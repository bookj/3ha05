==> flow/design.v <==
`timescale 1ns / 1ps
module counter(
	input UpAndDown,
   input C,
   input rst,
   output [3:0] Q
   );
	reg [3:0] tmp;
	always @ (posedge C or negedge rst)
	 	begin
			if (rst == 0)
				tmp <= 0;
			else if (UpAndDown == 1)
				tmp <= tmp + 1;		
			else
				tmp <= tmp - 1;
		end
	assign Q = tmp;
endmodule
`timescale 1ns / 1ps
module sevenSegment (
	input [3:0] in,
	output digit,
	output [7:0] out
	);
	reg [7:0] sseg_temp;
	always @ (*)
	begin
		case(in)
		4'b0000 : sseg_temp = 8'b00111111;  
		4'b0001 : sseg_temp = 8'b00000110;  
		4'b0010 : sseg_temp = 8'b01011011;  
		4'b0011 : sseg_temp = 8'b01001111;  
		4'b0100 : sseg_temp = 8'b01100110;  
		4'b0101 : sseg_temp = 8'b01101101;  
		4'b0110 : sseg_temp = 8'b01111101;  
		4'b0111 : sseg_temp = 8'b00000111;  
		4'b1000 : sseg_temp = 8'b01111111;  
		4'b1001 : sseg_temp = 8'b01101111;  
		4'b1010 : sseg_temp = 8'b01110111;  
		4'b1011 : sseg_temp = 8'b01111001;  
		4'b1100 : sseg_temp = 8'b01011000;  
		4'b1101 : sseg_temp = 8'b01011110;  
		4'b1110 : sseg_temp = 8'b01111001;  
		4'b1111 : sseg_temp = 8'b01110001;  
		default : sseg_temp = 8'b01000000;  
		endcase
	end
	assign out = sseg_temp;
	assign digit = 0;
endmodule
`timescale 1ns / 1ps
module top(
	input updown,
	input C,
   input rst,
	output [7:0] out,
	output digit
   );
	wire [3:0] Q;
	counter c1 (updown, C, rst, Q);
	sevenSegment s1 (Q, digit, out);
endmodule
Step by step through the tools: top:

What the tools print for top, step after step.
Lines are those of the file above, counted from 1.
Library cell names are shortened.
A cell with n/a has no value.

* top: top
* clock: C
* library: sky130hd
* corner: tt_025C_1v80

Word-level counts:

Yosys after proc, flatten, opt, wreduce and memory -nomap, before mapping. Enables and synchronous resets that opt folds into registers are not counted as muxes. Memory bits, and registers merged into a memory's read port (data or address), are not among the register bits. Print and check cells are not counted. Equal cells are merged and count once.
Memory sizes are those after Yosys's memory passes, which may raise the word count (mostly to a power of two), join words into wider ones and drop unused or constant bits.

* bits in registers: 4
* bits in read-only memories: 112
* memory cells: 1
* bits of input ports: 3
* output and inout port bits: 9
* word-level cells: 5

Memory list
* (no name shown): words 16, width 7, read ports 1, write ports 0, RTL line 29 `case(in)`

* add/sub/neg operators: 2
* muxes and demuxes: 1

Operators with widths (count)
* 4-bit by 1-bit adder with 4-bit output (second input constant): 1
* 4-bit by 1-bit subtractor with 4-bit output (second input constant): 1
* 4-bit 2-to-1 mux: 1

Longest topological paths:

Yosys ltp: most cells in a row. Word level: on the elaborated netlist, between registers, memories and ports. Mapped: between sequential cells and ports; inverters and the memories' decode and read muxes count.

* word-level depth: 2
* ABC_AREA: 0
* mapped depth: 5
* gate-level depth less buffers: 5

Mapped cells and area:

Source: synth_stat.txt of the flow (Yosys; design flattened, memories mapped). It holds for the ABC_AREA given above (unset counts as 0); a run with the other value may have another netlist.
The area totals of this step are shown rounded.

* cells in the netlist: 49
* chip area (Yosys): 470 um2
* area of sequential cells: 100 um2
* mapped flip-flops: 4
* buffers: 4

Cells by type
* dfrtp_1: count 4, total area 100.096 um2
* ha_1: count 8, total area 100.096 um2
* inv_1: count 7, total area 26.275 um2
* buf_6: count 2, total area 22.522 um2
* mux4_2: count 1, total area 22.522 um2
* fa_1: count 1, total area 20.019 um2
* xnor2_1: count 2, total area 17.517 um2
* a21oi_1: count 3, total area 15.014 um2
* buf_4: count 2, total area 15.014 um2
* o21ai_0: count 3, total area 15.014 um2
* a22oi_2: count 1, total area 12.512 um2
* nand2b_1: count 2, total area 12.512 um2
* mux2_2: count 1, total area 11.261 um2
* o32a_2: count 1, total area 11.261 um2
* mux2i_1: count 1, total area 10.01 um2
* a32oi_1: count 1, total area 8.758 um2
* xor2_1: count 1, total area 8.758 um2
* a21o_1: count 1, total area 7.507 um2

Not listed: further types 6, cells in them 7.
By module: a second synthesis without flattening, with its own total; a netlist apart from the flattened one above.

* cells (unflattened synthesis): 51
* area (unflattened synthesis): 460 um2

Each row is one instance without its submodules.

Modules
* sevenSegment: instances 1, cells 37, area 270 um2, seq. area 0.0 um2
* counter: instances 1, cells 14, area 200 um2, seq. area 100 um2
* top: instances 1, cells 0, area 0.0 um2, seq. area 0.0 um2

Path before layout:

Source: OpenSTA report_checks on the synthesized netlist (no wires, ideal clock, input and output delay 20% of the period each), path of least setup slack; recovery checks are left aside. Register names are those of the netlist, which keeps one name where synthesis merged equal registers.

* path type: flip-flop to output port
* start point: register c1.tmp[0]
* end point: output out[3]
* period: 2700 ps
* external output delay: 540 ps
* launch time at the first pin: 0 ps
* arrival time: 1436 ps
* data required time: 2160 ps
* setup slack: 724 ps
* delay of the path: 1436 ps
* driving pins on the path: 6
* path buffers: 0
* synthesis period reached: 1976 ps

"delay of the path" = arrival - input delay + setup time.
A path that ends at an output port has no setup time.
"driving pins on the path" counts driving pins, that of a launching flip-flop among them; a cell with two outputs on the path counts twice.
"synthesis period reached" = period - worst setup slack (recovery checks aside). The figure is calculated, with input and output delays left at 20% of the set period.
The rows between start and end are the longest chain of elaborated cells between them; the timing report does not say that the signal goes this way. Where chains are equally long, one stands for them.
A line is the first line of the expression or statement that the cell stems from. Yosys adds cells for indexed reads and writes and turns some case tables into memories.
A memory read counts as a cell of the chain, while the word-level depth stops at memories.
A register here has more assigning lines than the two given.

* path through: dfrtp_1 -> inv_1 -> ha_1 -> inv_1 -> mux4_2 -> inv_1
* length of the longest elaborated chain: 1
* elaborated cells on any way between the ends: 1
* RTL lines with such cells: 1
* those cells by class: memory (1)

Ends and longest elaborated chain, after synthesis
* from (decl): RTL line 8 `reg [3:0] tmp;`
* from (assign): RTL line 14 `tmp <= tmp + 1;`
* from (assign): RTL line 16 `tmp <= tmp - 1;`
* memory 16 x 7 bit: RTL line 29 `case(in)`
* to (decl): RTL line 57 `output [7:0] out,`

Worst path after layout:

From the final timing report of run 1: the path of least setup slack in the routed layout; clock arrival at registers is part of the times.
The path's times are printed in steps of 10 ps; the period is the one set.

* path type: flip-flop to output port
* start point: register c1.tmp[1]
* end point: output out[3]
* period: 1120 ps
* external output delay: 220 ps
* launch time at the first pin: 250 ps
* arrival time: 1650 ps
* data required time: 900 ps
* setup slack: -750 ps
* driving pins on the path: 7
* path buffers: 1

The rows between start and end are the longest chain of elaborated cells between them; the timing report does not say that the signal goes this way. Where chains are equally long, one stands for them.
A memory read counts as a cell of the chain, while the word-level depth stops at memories.
A register here has more assigning lines than the two given.

* path through: dfrtp_2 -> inv_4 -> ha_4 -> inv_2 -> mux4_2 -> inv_2 -> buf_6
* length of the longest elaborated chain: 1
* elaborated cells on any way between the ends: 1
* RTL lines with such cells: 1
* those cells by class: memory (1)

Ends and longest elaborated chain, post-layout
* from (decl): RTL line 8 `reg [3:0] tmp;`
* from (assign): RTL line 14 `tmp <= tmp + 1;`
* from (assign): RTL line 16 `tmp <= tmp - 1;`
* memory 16 x 7 bit: RTL line 29 `case(in)`
* to (decl): RTL line 57 `output [7:0] out,`

Wiki page: top / flow data

Stored flow runs of top (2 of them; Yosys, OpenROAD, sky130hd). They differ in their settings and are not a sequence. Constraints: input delay and output delay 20% of the set period each, output load 0.01 pF.
"clock period reached": clock period set for the run, less the worst setup slack. It is reckoned from that one timing run; input and output delays stay at 20% of the period that was set.
"allowed time less slack (worst setup path)" means the part of the period allowed to the worst setup path (the constraints hold back 20% at inputs and 20% at outputs) less its slack; where the path has registers, the arrival times of their clocks count too.
"power consumption": no workload was simulated; the value follows from the tool's default switching activity.
"allowed time less slack (worst setup path)" is known to 10 ps.
Measured values are rounded.

### Run 1

==> flow/run.sh <==
#!/bin/bash
# the make line also repeats the synthesis and layout settings of config.mk as NAME=value (left out here)
make -C /OpenROAD-flow-scripts/flow DESIGN_CONFIG=/design/flow/config.mk WORK_HOME=/design/flow/orfs CLKGATE_MAP_FILE= finish
==> flow/config.mk <==
export PLATFORM = sky130hd
export DESIGN_NAME = top
export DESIGN_NICKNAME = top
export VERILOG_FILES = /design/flow/design.v
export SDC_FILE = /design/flow/constraint.sdc
export NUM_CORES = 4
export LEC_CHECK = 0
export CAP_MARGIN = 20
export CORE_MARGIN = 2
export CORE_UTILIZATION = 40
export SLEW_MARGIN = 20
==> flow/constraint.sdc <==
create_clock -name core_clock -period 1.12 [get_ports {C}]
set_input_delay 0.2240 -clock core_clock [delete_from_list [all_inputs] [get_ports {C}]]
set_output_delay 0.2240 -clock core_clock [all_outputs]
set_load 0.01 [all_outputs]

Results of run 1:
- Netlist area reported by Yosys: 470 um2
- Die size: 1,500 um2
- Standard-cell area of the final layout: 780 um2
- Utilization after layout: 71%
- Setup slack of the worst path: -750 ps
- Final setup TNS: -5,100 ps
- Power consumption: 2,100 µW
- Clock period reached: 1,874 ps
- Allowed time less slack (worst setup path): 1,650 ps
- Class of the worst setup path: flip-flop to output port

### Run 2

==> flow/run.sh <==
#!/bin/bash
# the make line also repeats the synthesis and layout settings of config.mk as NAME=value (left out here)
make -C /OpenROAD-flow-scripts/flow DESIGN_CONFIG=/design/flow/config.mk WORK_HOME=/design/flow/orfs CLKGATE_MAP_FILE= finish
==> flow/config.mk <==
export PLATFORM = sky130hd
export DESIGN_NAME = top
export DESIGN_NICKNAME = top
export VERILOG_FILES = /design/flow/design.v
export SDC_FILE = /design/flow/constraint.sdc
export NUM_CORES = 4
export LEC_CHECK = 0
export ABC_AREA = 1
export CAP_MARGIN = 15
export CORE_ASPECT_RATIO = 0.97
export CORE_MARGIN = 2
export CORE_UTILIZATION = 30
export GPL_ROUTABILITY_DRIVEN = 1
export PLACE_DENSITY_LB_ADDON = 0.14
export SLEW_MARGIN = 30
==> flow/constraint.sdc <==
create_clock -name core_clock -period 2.41 [get_ports {C}]
set_input_delay 0.4820 -clock core_clock [delete_from_list [all_inputs] [get_ports {C}]]
set_output_delay 0.4820 -clock core_clock [all_outputs]
set_load 0.01 [all_outputs]

Results of run 2:
- Netlist area reported by Yosys: 440 um2
- Die size: 1,800 um2
- Standard-cell area of the final layout: 590 um2
- Utilization after layout: 43%
- Setup slack of the worst path: 150 ps
- Final setup TNS: 0 ps
- Power consumption: 770 µW
- Clock period reached: 2,262 ps
- Allowed time less slack (worst setup path): 1,780 ps
- Class of the worst setup path: flip-flop to output port
